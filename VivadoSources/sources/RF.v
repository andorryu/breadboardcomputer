==> flow/design.v <==
module RF (
    input CLK,
    input RSTBAR,
    input WEBAR,
    input [3:0] RA1,
    input [3:0] RA2,
    input [3:0] WA,
    input [15:0] WD,
    output [15:0] RD1,
    output [15:0] RD2,
    output [15:0] DIS
);
    reg [15:0] regFile[15:1];
    assign DIS = regFile[15];
    assign RD1 = RA1 == 4'b0 ? 16'b0
                      : regFile[RA1];
    assign RD2 = RA2 == 4'b0 ? 16'b0
                      : regFile[RA2];
    always @(posedge CLK, negedge RSTBAR) begin
        if (!RSTBAR) begin
            regFile[14] <= 16'b0;
            regFile[15] <= 16'b0;
        end
        else if (CLK && !WEBAR && WA != 4'b0)
            regFile[WA] <= WD;
    end
endmodule
# From RTL to reports: RF
# Tool output for the design above, in the order of the flow.
# Line numbers count from 1 in the design file above.
# Cell names lack the library's common part.
# The mark - stands for no value.
# design
top_module	RF
clock_port	CLK
cell_library	sky130hd
corner	tt_025C_1v80

# Elaborated design
# Yosys after proc, flatten, opt, wreduce and memory -nomap, before mapping. Enables and synchronous resets that opt folds into registers are not counted as muxes. Print and check cells are not counted. Equal cells are merged and count once.
# op_classes
n_eq	45
muxes	4
reduce_logical	21
# ops
op	n
16-bit parallel mux with 15-bit select	2
4-bit == test (second input constant)	24
4-bit by 3-bit == test with 1-bit output (second input constant)	12
3-bit AND reduction	13
16-bit two-way mux	2
4-bit by 2-bit == test with 1-bit output (second input constant)	6
4-bit by 1-bit == test with 1-bit output (second input constant)	3
4-bit logical NOT	2
2-bit AND reduction	2
4-bit nonzero test	1
1-bit logical AND	2
1-bit logical NOT	1
# word_totals
word_cells	85
in_bits	31
reg_bits	240
out_inout_bits	48

# Depth
# Longest topological path by Yosys (ltp), each cell counted once; first at word level (registers and memories cut), then after technology mapping (sequential cells cut; the memories' decode and read muxes count).
# logic_depth
word_depth	4
ABC_AREA	0
ltp_mapped	8
mapped_depth_nobuf	5

# Synthesis result
# Source: synth_stat.txt of the flow (Yosys; design flattened, memories mapped). It holds for the ABC_AREA given above (unset counts as 0); a run with the other value may have another netlist.
# by_type
cell	n
edfxtp_1	208
dfrtp_1	32
mux2_2	40
a21oi_1	78
mux2i_1	39
a22oi_1	45
a22o_1	29
nand2_1	59
a221oi_1	21
mux2_1	15
buf_2	33
nor2_1	44
a32oi_1	17
a31oi_1	23
nor2b_1	21
buf_4	17
a32o_1	12
nand3_1	21
# Other cell types: 53; their cells: 213.
# synth_totals
sequential_area_um2	7046.8
mapped_area_um2	12129.1
stdcells	967
n_buf	76
ff_cells	240

# Settings and measured results of 2 stored flow runs for module RF (sky130hd), not sorted in any way. The constraints put input and output delay at 20% of the set period each and load the outputs with 0.01 pF.
# "achievedPeriod_ns" = clock period - worst setup slack. The figure is calculated, with input and output delays left at 20% of the set period.
# "critical_path_time_ns": the worst setup path's part of the clock period (all of it between registers, 20% less for each end at a port) less its slack. A launch clock that arrives late makes it longer, a capture clock that arrives late makes it shorter.
# A setting shown as -- is not set for that run.
# Among the results, -- means that no value is shown for the run.
run name	period_ns	SETUP_SLACK_MARGIN	CAP_MARGIN	CORE_MARGIN	CORE_UTILIZATION	SLEW_MARGIN	PLACE_DENSITY_LB_ADDON	CORE_ASPECT_RATIO	ABC_AREA	GPL_ROUTABILITY_DRIVEN	CTS_CLUSTER_SIZE	CTS_CLUSTER_DIAMETER	synthArea_um2	design_die_area_um2	achievedPeriod_ns	critical_path_time_ns	critical_path_kind	setup_tns_ns	fin_ws_ns	finalUtil_frac
record 1	2.69	0.56	20	2	40	20	--	--	--	--	--	--	--	--	--	--	--	--	--	--
record 2	4.01	--	10	3	32	20	0.25	1.17	0	0	62	377	12129.1	40282.6	4.031	2.43	input port to output port	-0.021	-0.021	0.445
# Record 1: stopped before the end: clock tree synthesis reported a tool error
